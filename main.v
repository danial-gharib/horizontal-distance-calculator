==> flow/design.v <==
module CMP (
    input wire [15:0] a,
    output wire g,
    output wire e,
    output wire l
);
   assign g = (a > 16'd8);
   assign e = (a == 16'd8);
   assign l = (a < 16'd8); 
endmodule
module MUX2_1 (
    input wire s,
    input wire [15:0]d0,
    input wire [15:0]d1,
    output wire [15:0]data_out
);
    assign data_out = s ? d1 : d0;
endmodule
module MUX4_2 (
    input wire s1,
    input wire s0,
    input wire [15:0] d3,
    input wire [15:0] d2,
    input wire [15:0] d1,
    input wire [15:0] d0,
    output wire [15:0] data_out
);
    reg [15:0]tmp;
    always @(*) begin
        if (s1 == 1'b1)begin
            if (s0 == 1'b1) tmp <= d3;
            else tmp <= d2;
        end
        else begin
            if (s0 == 1'b1) tmp <= d1;
            else tmp <= d0;
        end
    end
    assign data_out = tmp;
endmodule
module ROM (
    input wire [3:0]address,
    output wire [15:0] data_out
);
    reg [15:0]tmp;
    always @(*) begin
        case (address)
            0 : tmp <= -16'd1024;
            1 : tmp <= -16'd170;
            2 : tmp <= -16'd68;
            3 : tmp <= -16'd36;
            4 : tmp <= -16'd23;
            5 : tmp <= -16'd16;
            6 : tmp <= -16'd11;
            7 : tmp <= 16'b0;
            8 : tmp <= 16'b0;
            9 : tmp <= 16'b0;
            10 : tmp <= 16'b0;
            11 : tmp <= 16'b0;
            12 : tmp <= 16'b0;
            13 : tmp <= 16'b0;
            14 : tmp <= 16'b0;
            15 : tmp <= 16'b0;
            default: tmp <= 0;
        endcase
    end
    assign data_out = tmp;
endmodule
module adder (
    input wire [15:0]a,
    input wire [15:0]b,
    output wire [15:0]sum
);
    assign sum = a + b;
endmodule
module control_unit (
    input wire reset,
    input wire clk,
    input wire start,
    input wire is_R4_greater_than_eight,
    output wire set_done, clear_done,
    output wire ld_R1, clr_R1,
    output wire ld_R2, clr_R2,
    output wire ld_R4, clr_R4, inc_R4,
    output wire ld_R5, clr_R5,
    output wire ld_R6, clr_R6,
    output wire ld_R7, clr_R7,
    output wire S0, S1, S5
    );
    parameter PRE1 = 3'b000;
    parameter PRE2 = 3'b001;
    parameter INIT = 3'b010;
    parameter CALC1 = 3'b011;
    parameter CALC2 = 3'b100;
    parameter FIN = 3'b101;
    reg [2:0]next_state;
    reg [2:0]state = 3'b000;
    assign set_done = (state == FIN);
    assign clear_done = (state == INIT);
    assign ld_R1 = (state == INIT);
    assign clr_R1 = (reset);
    assign ld_R2 = (state == INIT);
    assign clr_R2 = reset;
    assign ld_R4 = 0;
    assign clr_R4 = ((state == INIT) || reset);
    assign inc_R4 = (state == CALC2);
    assign ld_R5 = ((state == INIT) || (state == CALC1) || (state == CALC2));
    assign clr_R5 = reset;
    assign ld_R6 = (state == CALC1);
    assign clr_R6 = ((state == INIT) || reset);
    assign ld_R7 = (state == FIN);
    assign clr_R7 = reset;
    assign S1 = ((state == CALC2) || (state == FIN));
    assign S0 = ((state == CALC1) || (state == FIN));
    assign S5 = (state != INIT);
    always @(posedge clk, posedge reset) begin
        if (reset) next_state = PRE1;
        else begin
            case (state)
            PRE1:begin
                if(start) next_state =  PRE2;
                else next_state = PRE1;
            end 
            PRE2:begin
                if(start) next_state = PRE2;
                else next_state = INIT;
            end
            INIT: next_state = CALC1;
            CALC1: begin
                if (is_R4_greater_than_eight) next_state = FIN;
                else next_state = CALC2;
            end
            CALC2: next_state = CALC1;
            FIN : next_state = PRE1;
            default: next_state = PRE1;
        endcase
        end
    end
    always @(posedge clk) begin
        state <= next_state;
    end
endmodule
module datapath (
    input wire [15:0]v, x,
    input wire clk, reset,
    input wire ld_R1,ld_R2,ld_R4,ld_R5,ld_R6,ld_R7,
    input wire clr_R1,clr_R2,clr_R4,clr_R5,clr_R6,clr_R7,
    input wire inc_R4,
    input wire set_done, clear_done,
    input wire S0, S1, S5,
    output wire is_R4_greater_than_eight,
    output wire done,
    output wire [15:0]final_result
);
    wire [15:0] R1_out, R2_out,R4_out, R5_out, R6_out;
    wire [15:0] mux_0_out, mux_1_out, mux_2_out;
    wire [15:0] mult_result, adder_out;
    wire [15:0] rom_out;
    wire g,e,l;
    wire [15:0] one;
    assign one = 16'b0000100000000000;
    register R1 (.clk(clk), .load(ld_R1), .clr(clr_R1), .data_in(mult_result), .data_out(R1_out));
    register R2 (.clk(clk), .load(ld_R2), .clr(clr_R2), .data_in(v), .data_out(R2_out));
    register R4 (.clk(clk), .load(ld_R4), .clr(clr_R4), .inc(inc_R4), .data_out(R4_out));
    register R5 (.clk(clk), .load(ld_R5), .clr(clr_R5), .data_in(mux_0_out), .data_out(R5_out));
    register R6 (.clk(clk), .load(ld_R6), .clr(clr_R6), .data_in(adder_out), .data_out(R6_out));
    register R7 (.clk(clk), .load(ld_R7), .clr(clr_R7), .data_in(mult_result), .data_out(final_result));
    ROM rom (.address(R4_out[3:0]), .data_out(rom_out));
    CMP cmp (.a(R4_out), .g(g), .e(e), .l(l));
    or or_gate(is_R4_greater_than_eight, g, e);
    flipflop is_done (.set(set_done), .clear(clear_done), .clk(clk), .Q(done));
    adder add (.a(R5_out), .b(R6_out), .sum(adder_out));
    mult multiplier (.a(mux_1_out), .b(mux_2_out), .product(mult_result));
    MUX2_1 mux_0 (.s(S5), .d0(one), .d1(mult_result), .data_out(mux_0_out));
    MUX4_2 mux_1 (.s1(S1), .s0(S0), .d0(x), .d1(R5_out), .d2(R5_out), .d3(R6_out), .data_out(mux_1_out));
    MUX4_2 mux_2 (.s1(S1), .s0(S0), .d0(x), .d1(rom_out), .d2(R1_out), .d3(R2_out), .data_out(mux_2_out));
endmodule
module flipflop (
    input wire set,
    input wire clear,
    input wire clk,
    output wire Q
);
    reg tmp;
    always @(posedge clk) begin
        if (set) tmp <= 1'b1;
        else if (clear) tmp <= 1'b0;
        else tmp <= tmp;
    end
    assign Q = tmp;
endmodule
module main (
    input wire [15:0] v, x,
    input wire clk, reset, start,
    output wire done,
    output wire [15:0]final_result
);
    wire ld_R1, ld_R2, ld_R4, ld_R5, ld_R6, ld_R7;
    wire clr_R1, clr_R2, clr_R4, clr_R5, clr_R6, clr_R7;
    wire inc_R4;
    wire set_done, clear_done;
    wire S0, S1, S5;
    wire is_R4_greater_than_eight;
    wire [2:0] next_state;
    datapath dp(.v(v), .x(x), .clk(clk), .reset(reset),
    .ld_R1(ld_R1), .ld_R2(ld_R2), .ld_R4(ld_R4), .ld_R5(ld_R5), .ld_R6(ld_R6), .ld_R7(ld_R7)
    , .clr_R1(clr_R1), .clr_R2(clr_R2), .clr_R4(clr_R4),
    .clr_R5(clr_R5), .clr_R6(clr_R6), .clr_R7(clr_R7),
    .inc_R4(inc_R4), .set_done(set_done), .clear_done(clear_done),
    .S0(S0), .S1(S1), .S5(S5), .is_R4_greater_than_eight(is_R4_greater_than_eight),
    .done(done), .final_result(final_result));
    control_unit cu(.reset(reset),
    .clk(clk), .start(start), .is_R4_greater_than_eight(is_R4_greater_than_eight),
    .set_done(set_done), .clear_done(clear_done),
    .ld_R1(ld_R1), .ld_R2(ld_R2), .ld_R4(ld_R4), .ld_R5(ld_R5),
    .ld_R6(ld_R6), .ld_R7(ld_R7),
    .clr_R1(clr_R1), .clr_R2(clr_R2), .clr_R4(clr_R4),
    .clr_R5(clr_R5), .clr_R6(clr_R6), .clr_R7(clr_R7),
    .inc_R4(inc_R4),
    .S0(S0), .S1(S1), .S5(S5));
endmodule
module mult (
    input [15:0] a,
    input [15:0] b,
    output wire[15:0] product
);
    reg [31:0] tmp;
    reg sign;
    reg [15:0]a_norm;
    reg [15:0]b_norm;
    always @(*) begin
        sign = a[15] ^ b[15];
        a_norm = a;
        b_norm = b;
        if(a[15]) 
            a_norm = -a;
        if(b[15]) 
            b_norm = -b;
        tmp = a_norm * b_norm;
        if(sign) 
            tmp = -tmp;
    end
    assign product = tmp[26:11];
endmodule
module register (
    input wire clk,
    input wire load,
    input wire inc,
    input wire clr,
    input wire [15:0] data_in,
    output wire [15:0] data_out
);
reg [15:0] tmp;
always @(posedge clk) begin
    if (clr) tmp <= 16'b0;
    else if (load) tmp <= data_in;
    else if (inc) tmp <= tmp + 1;
    else tmp <= tmp;
end
assign data_out = tmp;
endmodule
# Tool chain data of main
# What the tools print for main, step after step.
# Lines are those of the file above, counted from 1.
# Operators: Yosys type, input widths -> output width; for muxes data width and select width s.
# Cell names lack the library's common part.
# A cell with n/a has no value.
[setup]
top_module = "main"
clk_port = "clk"
lib = "sky130hd"
pvt_corner = "tt_025C_1v80"

# Word level
# Yosys after proc, flatten, opt, wreduce and memory -nomap, before mapping. Print and check cells are not counted. Equal cells are merged and count once.
# Yosys's memory passes give these memory sizes; they may raise the number of words (mostly to a power of two), join words into wider ones and drop unused or constant bits.
[word_totals]
regBits = 103
mem_bits_ro = 256
clocked_rd_ports_x_width = 16
n_memories = 1
input_bits = 35
output_inout_bits = 17
wordCells = 69
[op_classes]
addsub = 10
n_mul = 1
n_cmp = 1
eq_ne = 7
muxes = 26
n_logic = 2
reduce_and_logical = 12
[memory_table]
columns = ["name", "size", "width", "rd", "write_ports", "line", "rtl"]
rows = [
  ["(name not given)", 16, 16, 1, 0, 47, "case (address)"],
]
[ops]
columns = ["op", "n"]
rows = [
  ["$mul 16x16->27", 1],
  ["$mux 16", 19],
  ["$add 16x1->16 const B", 6],
  ["$neg 16->16", 2],
  ["$neg 27->27", 1],
  ["$mux 27", 1],
  ["$add 16x16->16", 1],
  ["$gt 16x4->1 const B", 1],
  ["$eq 16x4->1 const B", 1],
  ["$pmux 3 s4", 1],
  ["$reduce_bool 2->1", 5],
  ["$mux 4", 2],
  ["$eq 3x2->1 const B", 2],
  ["$eq 3x3->1 const B", 2],
  ["$logic_or 1x1->1", 5],
  ["$eq 3x1->1 const B", 1],
  ["$ne 3x2->1 const B", 1],
  ["$logic_not 3->1", 1],
  ["$reduce_or 2->1", 1],
  ["$mux 2", 1],
  ["$mux 1", 2],
  ["$or 1x1->1", 1],
  ["$xor 1x1->1", 1],
]

# Logic depth
# Yosys ltp: most cells in a row. Word level: on the elaborated netlist, between registers, memories and ports. Mapped: between sequential cells and ports; inverters and the memories' decode and read muxes count.
[logic_depth]
ltp_word = 11
abc_area = 0
mapped_depth = 41

# Netlist
# The flow's flattened synthesis, as Yosys stat reports it; memories are mapped. The netlist is that of the ABC_AREA named above (0 if unset); the other value can give another one.
# The area totals of this step are shown rounded.
[types]
columns = ["cell_type", "n", "area_total_um2"]
rows = [
  ["fa_1", 187, 3743.59],
  ["dfxtp_1", 110, 2.2E+03],
  ["ha_1", 104, 1.3E+03],
  ["inv_1", 258, 968.429],
  ["nor2_1", 252, 945.907],
  ["xnor2_1", 97, 849.565],
  ["xor2_1", 64, 560.538],
  ["nand2_1", 145, 544.272],
  ["a211oi_1", 55, 412.896],
  ["a21oi_1", 59, 295.283],
  ["nand2b_1", 47, 294.032],
  ["nand3_1", 43, 215.206],
  ["o21ai_0", 43, 215.206],
  ["clkbuf_1", 48, 180.173],
  ["and2_1", 28, 175.168],
  ["nor3_1", 27, 135.13],
  ["and3_1", 20, 125.12],
  ["mux2i_1", 12, 120.115],
]
# Not listed: further types 71, cells in them 250.
[synth_totals]
cells = 1849
synth_area_um2 = 15400
seqArea_um2 = 2280
ff_cells = 113
buf_cells = 73
# The figures by module come from a second, unflattened synthesis with its own total; it is not the netlist above.
[hier_totals]
hier_cells = 1995
area_unflattened_um2 = 17300
# Each row is one instance without its submodules.
[modules]
columns = ["mod", "instances", "cells", "mod_area_um2", "mod_seq_area_um2"]
rows = [
  ["mult", 1, 1083, 8860, 0.0],
  ["register", 6, 112, 985, 320],
  ["MUX4_2", 2, 20, 424, 0.0],
  ["adder", 1, 101, 746, 0.0],
  ["control_unit", 1, 36, 318, 135],
  ["MUX2_1", 1, 18, 249, 0.0],
  ["ROM", 1, 32, 233, 0.0],
  ["CMP", 1, 7, 56.3, 0.0],
  ["flipflop", 1, 3, 31.3, 20.0],
  ["datapath", 1, 3, 13.8, 0.0],
  ["main", 1, 0, 0.0, 0.0],
]

# Path before layout
# Path of least setup slack by OpenSTA after synthesis, without wires, with an ideal clock, recovery checks aside; 20% of the period is set as input and as output delay. Where synthesis merged equal registers, the netlist keeps one of their names.
[synth_timing]
kind = "in2reg"
startpoint = "input x[0]"
endpoint = "register dp.R5.tmp[15]"
clock_period_ns = 10.8
input_delay_ns = 2.160
t_first_pin_ns = 2.160
arrival_time_ns = 10.291
required_time_ns = 10.669
setup_slack_ns = 0.378
path_delay_ns = 8.262
stages = 38
n_path_buf = 2
synth_period_reached_ns = 10.422
# "path_delay_ns" is the arrival time less input delay plus setup time.
# "stages" counts driving pins, that of a launching flip-flop among them; a cell with two outputs on the path counts twice.
# "synth_period_reached_ns" = period - worst setup slack (recovery checks aside). The figure is calculated, with input and output delays left at 20% of the set period.
# The rows between start and end are the longest chain of elaborated cells between them; the timing report does not say that the signal goes this way. Where chains are equally long, one stands for them.
# Each line given opens the expression or statement behind the cell; cells for indexed reads and writes are added by Yosys, which also makes memories of some case tables.
# A register here has more assigning lines than the two given.
[synth_between]
path_cell_list = "o22ai_1 a221oi_2 inv_1 clkbuf_1 ha_1 inv_1 a221oi_1 nand4b_1 nor3_1 nand2_1 o21bai_1 xnor2_1 clkbuf_1 inv_1 nor2_1 fa_1 inv_1 fa_1 (+2 left out) fa_1 fa_1 inv_1 fa_1 inv_1 ha_1 nand4_1 nor2_1 a211oi_1 o211ai_1 a221oi_1 o22ai_1 o21ai_0 nand2b_1 a21oi_1 xnor3_1 xnor2_1 o32ai_1"
elab_chain_len = 9
[synth_rtl]
columns = ["element", "line", "rtl"]
rows = [
  ["start: declaration", 193, "input wire [15:0] v, x,"],
  ["$mux 16", 35, "if (s0 == 1'b1) tmp <= d1;"],
  ["$mux 16", 30, "if (s1 == 1'b1)begin"],
  ["$neg 16->16", 236, "a_norm = -a;"],
  ["$mux 16", 235, "if(a[15])"],
  ["$mul 16x16->27", 239, "tmp = a_norm * b_norm;"],
  ["$neg 27->27", 241, "tmp = -tmp;"],
  ["$mux 27", 240, "if(sign)"],
  ["$mux 16", 17, "assign data_out = s ? d1 : d0;"],
  ["$mux 16", 256, "else if (load) tmp <= data_in;"],
  ["end: assignment", 256, ""],
  ["end: assignment", 257, "else if (inc) tmp <= tmp + 1;"],
  ["end: declaration", 253, "reg [15:0] tmp;"],
]

# Path in the finished layout
# Path of least setup slack in the final report of run 2 (OpenROAD, finished layout, wires in). Where an end is a register, its clock arrival counts in the times.
[layout_timing]
kind = "in2reg"
startpoint = "input x[0]"
endpoint = "register dp.R7.tmp[14]"
clock_period_ns = 19.4
input_delay_ns = 3.88
t_first_pin_ns = 3.88
arrival_time_ns = 14.45
required_time_ns = 19.74
setup_slack_ns = 5.29
stages = 39
n_path_buf = 4
# The rows between start and end are the longest chain of elaborated cells between them; the timing report does not say that the signal goes this way. Where chains are equally long, one stands for them.
# A register here has more assigning lines than the two given.
[layout_between]
path_cell_list = "clkdlybuf4s50_1 o22ai_1 a221oi_4 buf_6 inv_1 clkbuf_2 ha_1 inv_1 a221oi_1 nand4b_1 nor3_1 nand2_1 o21bai_1 xnor2_2 clkbuf_2 inv_1 nor2_1 fa_1 (+3 left out) inv_1 fa_1 fa_1 inv_1 fa_1 inv_1 ha_1 nand4_1 nor2_1 a211oi_2 xnor2_1 nor4b_4 and4b_1 nand4_1 o31ai_1 xnor2_2 nor2_1 a211oi_1"
elab_chain_len = 8
[layout_rtl]
columns = ["element", "line", "rtl"]
rows = [
  ["start: declaration", 193, "input wire [15:0] v, x,"],
  ["$mux 16", 35, "if (s0 == 1'b1) tmp <= d1;"],
  ["$mux 16", 30, "if (s1 == 1'b1)begin"],
  ["$neg 16->16", 236, "a_norm = -a;"],
  ["$mux 16", 235, "if(a[15])"],
  ["$mul 16x16->27", 239, "tmp = a_norm * b_norm;"],
  ["$neg 27->27", 241, "tmp = -tmp;"],
  ["$mux 27", 240, "if(sign)"],
  ["$mux 16", 256, "else if (load) tmp <= data_in;"],
  ["end: assignment", 256, ""],
  ["end: assignment", 257, "else if (inc) tmp <= tmp + 1;"],
  ["end: declaration", 253, "reg [15:0] tmp;"],
]

# Settings and measured results of 2 stored flow runs for module main (sky130hd), not sorted in any way. The constraints put input and output delay at 20% of the set period each and load the outputs with 0.01 pF.
# "achieved_clock_period_ns": clock period set for the run, less the worst setup slack. It is reckoned from that one timing run; input and output delays stay at 20% of the period that was set.
# "worst_path_allowed_less_slack_ns" means the part of the period allowed to the worst setup path (the constraints hold back 20% at inputs and 20% at outputs) less its slack; where the path has registers, the arrival times of their clocks count too.
# Results are given in rounded form.

[[run]]
name = "run 1"
[run.settings]
period_ns = 7.95
CORE_UTILIZATION = 61
SETUP_SLACK_MARGIN = -0.79
PLACE_DENSITY_LB_ADDON = 0.23
HOLD_SLACK_MARGIN = 0.23
CORE_ASPECT_RATIO = 1.14
CELL_PAD_IN_SITES_GLOBAL_PLACEMENT = 0
GPL_ROUTABILITY_DRIVEN = 0
CTS_CLUSTER_SIZE = 68
CAP_MARGIN = 35
MIN_ROUTING_LAYER = "met2"
CORE_MARGIN = 2
SLEW_MARGIN = 20
[run.results]
outcome = "incomplete, routing halted on GRT-0232"

[[run]]
name = "run 2"
[run.settings]
period_ns = 19.4
CORE_UTILIZATION = 36
SETUP_SLACK_MARGIN = 4.48
PLACE_DENSITY_LB_ADDON = 0.03
CORE_MARGIN = 10
GPL_TIMING_DRIVEN = 0
CTS_CLUSTER_DIAMETER = 261
MAX_ROUTING_LAYER = "met5"
CAP_MARGIN = 20
SLEW_MARGIN = 20
[run.results]
synth_chip_area_um2 = 15400
worst_path_allowed_less_slack_ns = 10.23
timing.worst_path_kind = "in2reg"
achieved_clock_period_ns = 14.107
post_route_stdcell_area_um2 = 17400
setupTns_ns = 0.000
ws_hold_ns = 0.340
total_die_area_um2 = 51500
fin_util_frac = 0.413
fin_ws_ns = 5.29
